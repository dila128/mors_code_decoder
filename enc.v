==> flow/design.v <==
module MorsKodDecoder(
  input wire clk,
  input wire rst,
  output reg led_mavi,
  output reg led_kirmizi
);
  reg [2:0] durum;
  reg [3:0] adet_nokta;
  reg [3:0] adet_cizgi;
  parameter dot_a = 2;
  parameter dot_l = 4;
  parameter dot_i = 2;
  parameter dot_bosluk = 4;
  parameter dash_t = 2;
  parameter dash_o = 6;
  parameter dot_p = 4;
  parameter dot_u = 2;
  always @(posedge clk or posedge rst) begin
    if (rst) begin
      durum <= 3'b000;   
      adet_nokta <= 4'b0000;
      adet_cizgi <= 4'b0000;
      led_mavi <= 1'b0;
      led_kirmizi <= 1'b0;
    end
    else begin
      case (durum)
        3'b000: begin   
          if (adet_nokta < dot_a)
            adet_nokta <= adet_nokta + 1;
          else begin
            durum <= 3'b001;
            adet_nokta <= 4'b0000;
          end
          led_mavi <= 1'b1;
          led_kirmizi <= 1'b0;
        end
        3'b001: begin   
          if (adet_nokta < dot_l)
            adet_nokta <= adet_nokta + 1;
          else begin
            durum <= 3'b010;
            adet_nokta <= 4'b0000;
          end
          led_mavi <= 1'b1;
          led_kirmizi <= 1'b0;
        end
        3'b010: begin   
          if (adet_nokta < dot_i)
            adet_nokta <= adet_nokta + 1;
          else begin
            durum <= 3'b011;
            adet_nokta <= 4'b0000;
          end
          led_mavi <= 1'b1;
          led_kirmizi <= 1'b0;
        end
        3'b011: begin   
          if (adet_nokta < dot_bosluk)
            adet_nokta <= adet_nokta + 1;
          else begin
            durum <= 3'b100;
            adet_nokta <= 4'b0000;
          end
          led_mavi <= 1'b0;
          led_kirmizi <= 1'b0;
        end
        3'b100: begin   
          if (adet_cizgi < dash_t)
            adet_cizgi <= adet_cizgi + 1;
          else begin
            durum <= 3'b101;
            adet_cizgi <= 4'b0000;
          end
          led_mavi <= 1'b0;
          led_kirmizi <= 1'b1;
        end
        3'b101: begin   
          if (adet_cizgi < dash_o)
            adet_cizgi <= adet_cizgi + 1;
          else begin
            durum <= 3'b110;
            adet_cizgi <= 4'b0000;
          end
          led_mavi <= 1'b0;
          led_kirmizi <= 1'b1;
        end
        3'b110: begin   
          if (adet_nokta < dot_p)
            adet_nokta <= adet_nokta + 1;
          else begin
            durum <= 3'b111;
            adet_nokta <= 4'b0000;
          end
          led_mavi <= 1'b1;
          led_kirmizi <= 1'b0;
        end
        3'b111: begin   
          if (adet_nokta < dot_u)
            adet_nokta <= adet_nokta + 1;
          else begin
            durum <= 3'b000;   
            adet_nokta <= 4'b0000;
          end
          led_mavi <= 1'b1;
          led_kirmizi <= 1'b0;
        end
      endcase
    end
  end
endmodule
# --- From RTL to reports: MorsKodDecoder ---
# What the tools print for MorsKodDecoder, step after step.
# Line numbers count from 1 in the design file above.
# Library cell names are shortened.
design:
  top: "MorsKodDecoder"
  clock_port: "clk"
  lib: "sky130hd"
  pvt_corner: "tt_025C_1v80"

# --- Word level ---
# Counts by Yosys on the flattened word-level netlist (proc, flatten, opt, wreduce; memories kept). Register bits leave out memories and registers merged into their read ports (data or address). Print and check cells are left out.
bits:
  output_inout_bits: 2
  wordCells: 54
  ff_bits: 13
  in_bits: 2
op_classes:
  n_mux: 17
  equal: 15
  n_cmp: 4
  add_sub_neg: 2
  n_reduce_logical: 11
op_table:
  columns: ["op", "n"]
  rows:
  - ["case mux 3 bit (select 8 bit)", 1]
  - ["2-to-1 mux 3 bit", 8]
  - ["!= test 2 bit (second input constant)", 8]
  - ["case mux 4 bit (select 2 bit)", 2]
  - ["2-to-1 mux 4 bit", 4]
  - ["== test 3 bit (second input constant)", 4]
  - ["OR reduction 3 bit", 3]
  - ["AND reduction 9 bit", 1]
  - ["adder 4 x 1 -> 4 bit (second input constant)", 2]
  - ["< comparator 4 x 2 -> 1 bit (second input constant)", 2]
  - ["< comparator 4 x 3 -> 1 bit (second input constant)", 2]
  - ["nonzero test 8 bit", 1]
  - ["== test 3 x 2 -> 1 bit (second input constant)", 2]
  - ["nonzero test 6 bit", 1]
  - ["OR reduction 6 bit", 1]
  - ["OR reduction 5 bit", 1]
  - ["case mux 1 bit (select 2 bit)", 2]
  - ["== test 3 x 1 -> 1 bit (second input constant)", 1]
  - ["logical NOT 3 bit", 1]
  - ["nonzero test 2 bit", 1]
  - ["OR reduction 2 bit", 1]

# --- Logic depth ---
# Longest topological path by Yosys (ltp), each cell counted once; first at word level (registers and memories cut), then after technology mapping (sequential cells cut; the memories' decode and read muxes count).
depth:
  word_depth: 3
  ABC_AREA: 0
  ltp_mapped: 5
  depth_no_buf: 4

# --- After synthesis ---
# The flow's flattened synthesis, as Yosys stat reports it; memories are mapped. The netlist is that of the ABC_AREA named above (0 if unset); the other value can give another one.
mapped:
  cell_count: 73
  buffers: 1
  seq_area_mm2: 0.0004517
  synth_area_mm2: 0.0007845
  flip_flops: 18
by_type:
  columns: ["cell", "n", "type_area_um2"]
  rows:
  - ["dfrtp_1", 17, 425.408]
  - ["o21ai_0", 8, 40.038]
  - ["dfstp_2", 1, 26.275]
  - ["inv_1", 7, 26.275]
  - ["nand2_1", 7, 26.275]
  - ["ha_1", 2, 25.024]
  - ["or3_1", 4, 25.024]
  - ["a22o_1", 2, 17.517]
  - ["o2bb2ai_1", 2, 17.517]
  - ["a21oi_1", 3, 15.014]
  - ["nand3b_1", 2, 15.014]
  - ["nor3b_1", 2, 15.014]
  - ["mux2_2", 1, 11.261]
  - ["a22o_2", 1, 10.01]
  - ["nor3_1", 2, 10.01]
  - ["a211o_1", 1, 8.758]
  - ["a32oi_1", 1, 8.758]
  - ["a22oi_1", 1, 7.507]
# Not listed: further types 8, cells in them 9.

# --- Timing after synthesis ---
# Path of least setup slack by OpenSTA after synthesis, without wires, with an ideal clock, recovery checks aside; 20% of the period is set as input and as output delay. Where synthesis merged equal registers, the netlist keeps one of their names.
synth_path:
  path_type: "reg-to-reg"
  start: "register durum"
  end: "register adet_nokta[2]"
  path_buffers: 1
  tclk_ns: 1.44
  required_time_ns: 1.353
  slack_ns: 0.023
  setup_time_ns: 0.087
  t_first_pin_ns: 0.000
  t_arrival_ns: 1.330
  path_stages: 5
  path_delay_ns: 1.417
  synth_period_reached_ns: 1.417
# "path_delay_ns" is the arrival time less input delay plus setup time.
# "path_stages": output pins that drive a net of the path, with the launching flip-flop's if there is one; two outputs of one cell count as two.
# "synth_period_reached_ns" = period - worst setup slack (recovery checks aside). The figure is calculated, with input and output delays left at 20% of the set period.
# Where an end lacks its bit number, it is one bit of the signal, or one of the new flip-flops if synthesis recoded a state register.
# A register here has more assigning lines than the two given.
synth_via:
  path_cell_list: "dfrtp_1 or3_1 buf_2 a211o_1 a22oi_1"
synth_rtl:
  columns: ["element", "line", "rtl"]
  rows:
  - ["from (decl)", 7, "reg [2:0] durum;"]
  - ["from (assign)", 20, "durum <= 3'b000;"]
  - ["from (assign)", 32, "durum <= 3'b001;"]
  - ["to (assign)", 30, "adet_nokta <= adet_nokta + 1;"]
  - ["to (assign)", 40, "adet_nokta <= adet_nokta + 1;"]
  - ["to (decl)", 8, "reg [3:0] adet_nokta;"]
# No chain of elaborated cells between the ends is given.

# --- Worst path after layout ---
# Path of least setup slack in the final report of flow run A (OpenROAD, finished layout, wires in). Where an end is a register, its clock arrival counts in the times.
layout_path:
  path_type: "reg-to-output"
  start: "register led_kirmizi"
  end: "output led_kirmizi"
  path_stages: 2
  t_arrival_ns: 1.15
  out_delay_ns: 0.34
  slack_ns: 0.20
  t_first_pin_ns: 0.28
  path_buffers: 1
  tclk_ns: 1.69
  required_time_ns: 1.35
# A register here has more assigning lines than the two given.
layout_via:
  path_cell_list: "dfrtp_1 clkdlybuf4s50_1"
  elab_chain_cells: 0
  cone_cells: 0
  lines_between: 0
layout_rtl:
  columns: ["element", "line", "rtl"]
  rows:
  - ["from (decl)", 5, "output reg led_kirmizi"]
  - ["from (assign)", 24, "led_kirmizi <= 1'b0;"]
  - ["from (assign)", 36, "led_kirmizi <= 1'b0;"]
  - ["to (decl)", 5, null]

# Record of 2 stored runs of the RTL-to-layout flow on MorsKodDecoder, platform sky130hd. The runs are unordered. Constraints: input delay and output delay 20% of the set period each, output load 0.01 pF.
# By "achieved_clock_period_ns" is meant the clock period of the run minus its worst setup slack. This is arithmetic on one report: input and output delays are still those of the set period (20% each).
# "worst_setup_path_time_ns": the worst setup path's part of the clock period (all of it between registers, 20% less for each end at a port) less its slack. A launch clock that arrives late makes it longer, a capture clock that arrives late makes it shorter.
# "final_power_w": no workload was simulated; the value follows from the tool's default switching activity.
runs:
  - name: "flow run A"
    settings:
      period_ns: 1.69
      CAP_MARGIN: 20
      CORE_MARGIN: 2
      CORE_UTILIZATION: 40
      SLEW_MARGIN: 20
    results:
      yosys_chip_area_mm2: 0.0007845
      die_footprint_mm2: 0.0023314
      cell_area_final_mm2: 0.0008871
      finalUtil_pct: 46.6
      worstSetupSlack_ns: 0.199
      total_negative_slack_ns: 0.000
      final_power_w: 0.0006992
      achieved_clock_period_ns: 1.491
      worst_setup_path_time_ns: 1.15
      critical_path_type: "reg-to-output"
  - name: "flow run B"
    settings:
      period_ns: 2.18
      CORE_UTILIZATION: 22
      CORE_ASPECT_RATIO: 1.47
      CORE_MARGIN: 4
      CELL_PAD_IN_SITES_GLOBAL_PLACEMENT: 1
      ABC_AREA: 1
      CAP_MARGIN: 0
      SLEW_MARGIN: 40
      MIN_ROUTING_LAYER: "met1"
    results:
      yosys_chip_area_mm2: 0.000832
      die_footprint_mm2: 0.0048479
      cell_area_final_mm2: 0.0009597
      finalUtil_pct: 27.1
      worstSetupSlack_ns: 0.643
      total_negative_slack_ns: 0.000
      final_power_w: 0.0005822
      achieved_clock_period_ns: 1.537
      worst_setup_path_time_ns: 1.10
      critical_path_type: "reg-to-output"
